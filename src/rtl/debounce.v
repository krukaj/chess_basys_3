==> flow/design.v <==
module debounce(
	input wire clk,          
	input wire rst,
    input wire Btn,
    output reg Btn_pulse);
localparam INIT = 3'b000, WQ = 3'b001, SCEN_St = 3'b010, CCR = 3'b011, WFCR = 3'b100;
reg[2:0] state;
localparam max_i = 2000;  
reg[13:0] I;
always @(posedge clk)
begin
	if (rst) begin
		Btn_pulse <= 0;
		state <= INIT;
		I <= 0;
	end
	else begin
		case (state)
			INIT:
			begin
				if (Btn) state <= WQ;
				I <= 0;
			end
			WQ:
			begin
				if (!Btn) state <= INIT;
				else if (I == max_i) begin 
					state <= SCEN_St;
					Btn_pulse <= 1;
				end
				I <= I + 1;
			end
			SCEN_St:
			begin
				state <= CCR;
				Btn_pulse <= 0;
				I <= 0;
			end
			CCR:
			begin
				if (!Btn) state <= WFCR;
				I <= 0;
			end
			WFCR:
			begin
				if (Btn) state <= CCR;
				else if (I == max_i) state <= INIT;
				I <= I + 1;
			end
		endcase
	end
end
endmodule
* Tool chain data of debounce
Tool output for the design above, in the order of the flow.
Lines are those of the file above, counted from 1.
Operators carry their Yosys type and port widths (W data, S select, Z words).
Not given: n/a
- Top :: debounce
- Clock input :: clk
- Library :: sky130hd
- Corner :: tt_025C_1v80

* Elaborated design
Source: Yosys, flattened and elaborated, memories not mapped. Widths are those after wreduce. Registers that Yosys merges into a memory's read port (data or address) are not register bits. Print and check cells do not count. Equal cells are merged and count once.
- Input bits :: 3
- Output and inout port bits :: 1
- Register bits after elaboration :: 18
- Elaborated cells :: 34
- Mux-type cells :: 11
- Reduce/logical cells :: 8
- Equal/unequal tests :: 11
- $add $sub $neg :: 1
** Operator list (count)
- $pmux W14 S2 :: 1
- $mux W3 :: 6
- $pmux W3 S5 :: 1
- $add A14 B1 Y14 const B :: 1
- $eq A14 B11 Y1 const B :: 1
- $ne A2 B2 Y1 const B :: 4
- $eq A3 B2 Y1 const B :: 2
- $ne A3 B3 Y1 const B :: 2
- $reduce_and A5 Y1 :: 1
- $reduce_bool A5 Y1 :: 1
- $reduce_bool A2 Y1 :: 2
- $eq A3 B1 Y1 const B :: 1
- $eq A3 B3 Y1 const B :: 1
- $logic_not A3 Y1 :: 1
- $reduce_and A3 Y1 :: 1
- $reduce_or A3 Y1 :: 1
- $reduce_or A2 Y1 :: 1
- $pmux W1 S2 :: 1
- $mux W1 :: 2

* Depth
Depth = most cells in a row (Yosys ltp): at word level without a register or memory, in the mapped netlist without a sequential cell, where the memories' decode and read muxes count.
- Word-level depth :: 4
- ABC_AREA :: 0
- Gate-level depth with buffers :: 6
- Depth with buffers taken out :: 6

* After synthesis
The flow's flattened synthesis, as Yosys stat reports it; memories are mapped. The netlist is that of the ABC_AREA named above (0 if unset); the other value can give another one.
Totals and module areas in this step are rounded.
** Cells by type (count)
- sky130_fd_sc_hd__dfxtp_1 :: 20
- sky130_fd_sc_hd__a21oi_1 :: 16
- sky130_fd_sc_hd__buf_6 :: 6
- sky130_fd_sc_hd__a31oi_1 :: 8
- sky130_fd_sc_hd__nor2_1 :: 9
- sky130_fd_sc_hd__nand4_1 :: 5
- sky130_fd_sc_hd__nor3b_1 :: 4
- sky130_fd_sc_hd__o21ai_0 :: 6
- sky130_fd_sc_hd__ha_1 :: 2
- sky130_fd_sc_hd__or3_1 :: 4
- sky130_fd_sc_hd__a211oi_1 :: 3
- sky130_fd_sc_hd__nor4_4 :: 1
- sky130_fd_sc_hd__nand3_1 :: 4
- sky130_fd_sc_hd__a41oi_1 :: 2
- sky130_fd_sc_hd__and4_1 :: 2
- sky130_fd_sc_hd__nand2_1 :: 4
- sky130_fd_sc_hd__nor4b_2 :: 1
- sky130_fd_sc_hd__o211ai_1 :: 2
Other cell types: 18; their cells: 25.
- Flip-flops :: 20
- Chip area (Yosys) :: 0.0011 sq mm
- Sequential area :: 0.0004 sq mm
- Cells in the netlist :: 124

* Path before layout
Source: OpenSTA report_checks on the synthesized netlist (no wires, ideal clock, input and output delay 20% of the period each), path of least setup slack; recovery checks are left aside. Register names are those of the netlist, which keeps one name where synthesis merged equal registers.
- Path type :: register to register
- Start point :: reg I[4]
- End point :: reg I[13]
- Time at the first pin :: 0.000 ns
- Required time :: 2.076 ns
- Clock period :: 2.15 ns
- Setup time :: 0.074 ns
- Path slack :: 0.688 ns
- Stages :: 6
- Data arrival time :: 1.387 ns
- Delay of the path :: 1.461 ns
- Synthesis period reached :: 1.462 ns
"delay of the path" is the arrival time less input delay plus setup time.
"stages" counts driving pins, that of a launching flip-flop among them; a cell with two outputs on the path counts twice.
"synthesis period reached" = period - worst setup slack (recovery checks aside). The figure is calculated, with input and output delays left at 20% of the set period.
The rows between start and end are the longest chain of elaborated cells between them; the timing report does not say that the signal goes this way. Where chains are equally long, one stands for them.
Each line given opens the expression or statement behind the cell; cells for indexed reads and writes are added by Yosys, which also makes memories of some case tables.
At most two assigning lines are given for a register; there are more.
- Cell sequence :: sky130_fd_sc_hd__dfxtp_1 > sky130_fd_sc_hd__and4_1 > sky130_fd_sc_hd__buf_6 > sky130_fd_sc_hd__nand2_4 > sky130_fd_sc_hd__or4_1 > sky130_fd_sc_hd__a31oi_1
- Cells in the longest elaborated chain :: 2
- Elaborated cells on any way between the ends :: 2
- Those cells by class :: 1 x add/sub; 1 x mux
** RTL lines, path post-synthesis
- start: declaration :: line 9 : reg[13:0] I;
- start: assignment :: line 31 : I <= I + 1;
- start: assignment :: line 48 : I <= I + 1;
- $add A14 B1 Y14 :: line 48
- $pmux W14 S2 :: line 18 : case (state)
- end: assignment :: line 31
- end: assignment :: line 48
- end: declaration :: line 9

* Path in the finished layout
Path of least setup slack in the final report of entry A (OpenROAD, finished layout, wires in). Where an end is a register, its clock arrival counts in the times.
- Path type :: register to register
- Start point :: reg state
- End point :: reg I[8]
- Data arrival time :: 2.17 ns
- Required time :: 2.48 ns
- Time at the first pin :: 0.30 ns
- Clock period :: 2.26 ns
- Stages :: 5
- Path slack :: 0.31 ns
- Setup time :: 0.07 ns
Where an end lacks its bit number, it is one bit of the signal, or one of the new flip-flops if synthesis recoded a state register.
The rows between start and end are the longest chain of elaborated cells between them; the timing report does not say that the signal goes this way. Where chains are equally long, one stands for them.
At most two assigning lines are given for a register; there are more.
- Cell sequence :: sky130_fd_sc_hd__dfxtp_1 > sky130_fd_sc_hd__or2_1 > sky130_fd_sc_hd__nor4_4 > sky130_fd_sc_hd__o21ai_0 > sky130_fd_sc_hd__a21oi_1
- Cells in the longest elaborated chain :: 3
- Elaborated cells on any way between the ends :: 9
- Source lines of those cells :: 1
- Those cells by class :: 4 x eq/ne; 1 x mux; 4 x reduce/logical
** RTL lines, path post-layout
- start: declaration :: line 7 : reg[2:0] state;
- start: assignment :: line 14 : state <= INIT;
- start: assignment :: line 28 : state <= SCEN_St;
- $eq A3 B3 Y1 :: line 18 : case (state)
- $reduce_or A2 Y1
- $pmux W14 S2 :: line 18
- end: assignment :: line 31 : I <= I + 1;
- end: assignment :: line 48 : I <= I + 1;
- end: declaration :: line 9 : reg[13:0] I;

# Flow runs of debounce

Flow measurements of debounce on sky130hd: 2 stored runs with different settings, listed in no order. Input and output delays are each 20% of the period that was set; the output load is 0.01 pF.
"achieved period" means the clock period less the worst setup slack. The figure is calculated, with input and output delays left at 20% of the set period.
"critical path time" means the part of the period allowed to the worst setup path (the constraints hold back 20% at inputs and 20% at outputs) less its slack; where the path has registers, the arrival times of their clocks count too.
"power consumption" rests on the timing tool's default activity at the inputs, not on a simulated workload.
Measured values are rounded.

** Entry A
- Settings :: period_ns=2.26; CORE_UTILIZATION=69; PLACE_DENSITY=0.54; CORE_MARGIN=7; GPL_TIMING_DRIVEN=1; CTS_CLUSTER_SIZE=97; CAP_MARGIN=15; MIN_ROUTING_LAYER=met2; MAX_ROUTING_LAYER=met5; SLEW_MARGIN=20
- Utilization after layout :: 72%
- Standard-cell area after layout :: 0.0011 sq mm
- Power consumption :: 580 µW
- Final worst hold slack :: 0.49 ns
- Die area :: 0.0029 sq mm
- Worst slack on setup checks :: 0.31 ns
- Critical path time :: 1.95 ns
- Worst path kind :: register to register
- Achieved period :: 1.947 ns
- Setup TNS :: 0.000 ns
- Chip area after synthesis (Yosys) :: 0.0011 sq mm

** Entry B
- Settings :: period_ns=1.7; CAP_MARGIN=20; CORE_MARGIN=2; CORE_UTILIZATION=40; SLEW_MARGIN=20
- Utilization after layout :: 48%
- Standard-cell area after layout :: 0.0012 sq mm
- Power consumption :: 840 µW
- Final worst hold slack :: 0.51 ns
- Die area :: 0.0031 sq mm
- Worst slack on setup checks :: 0.13 ns
- Critical path time :: 1.23 ns
- Worst path kind :: register to output
- Achieved period :: 1.567 ns
- Setup TNS :: 0.000 ns
- Chip area after synthesis (Yosys) :: 0.0011 sq mm
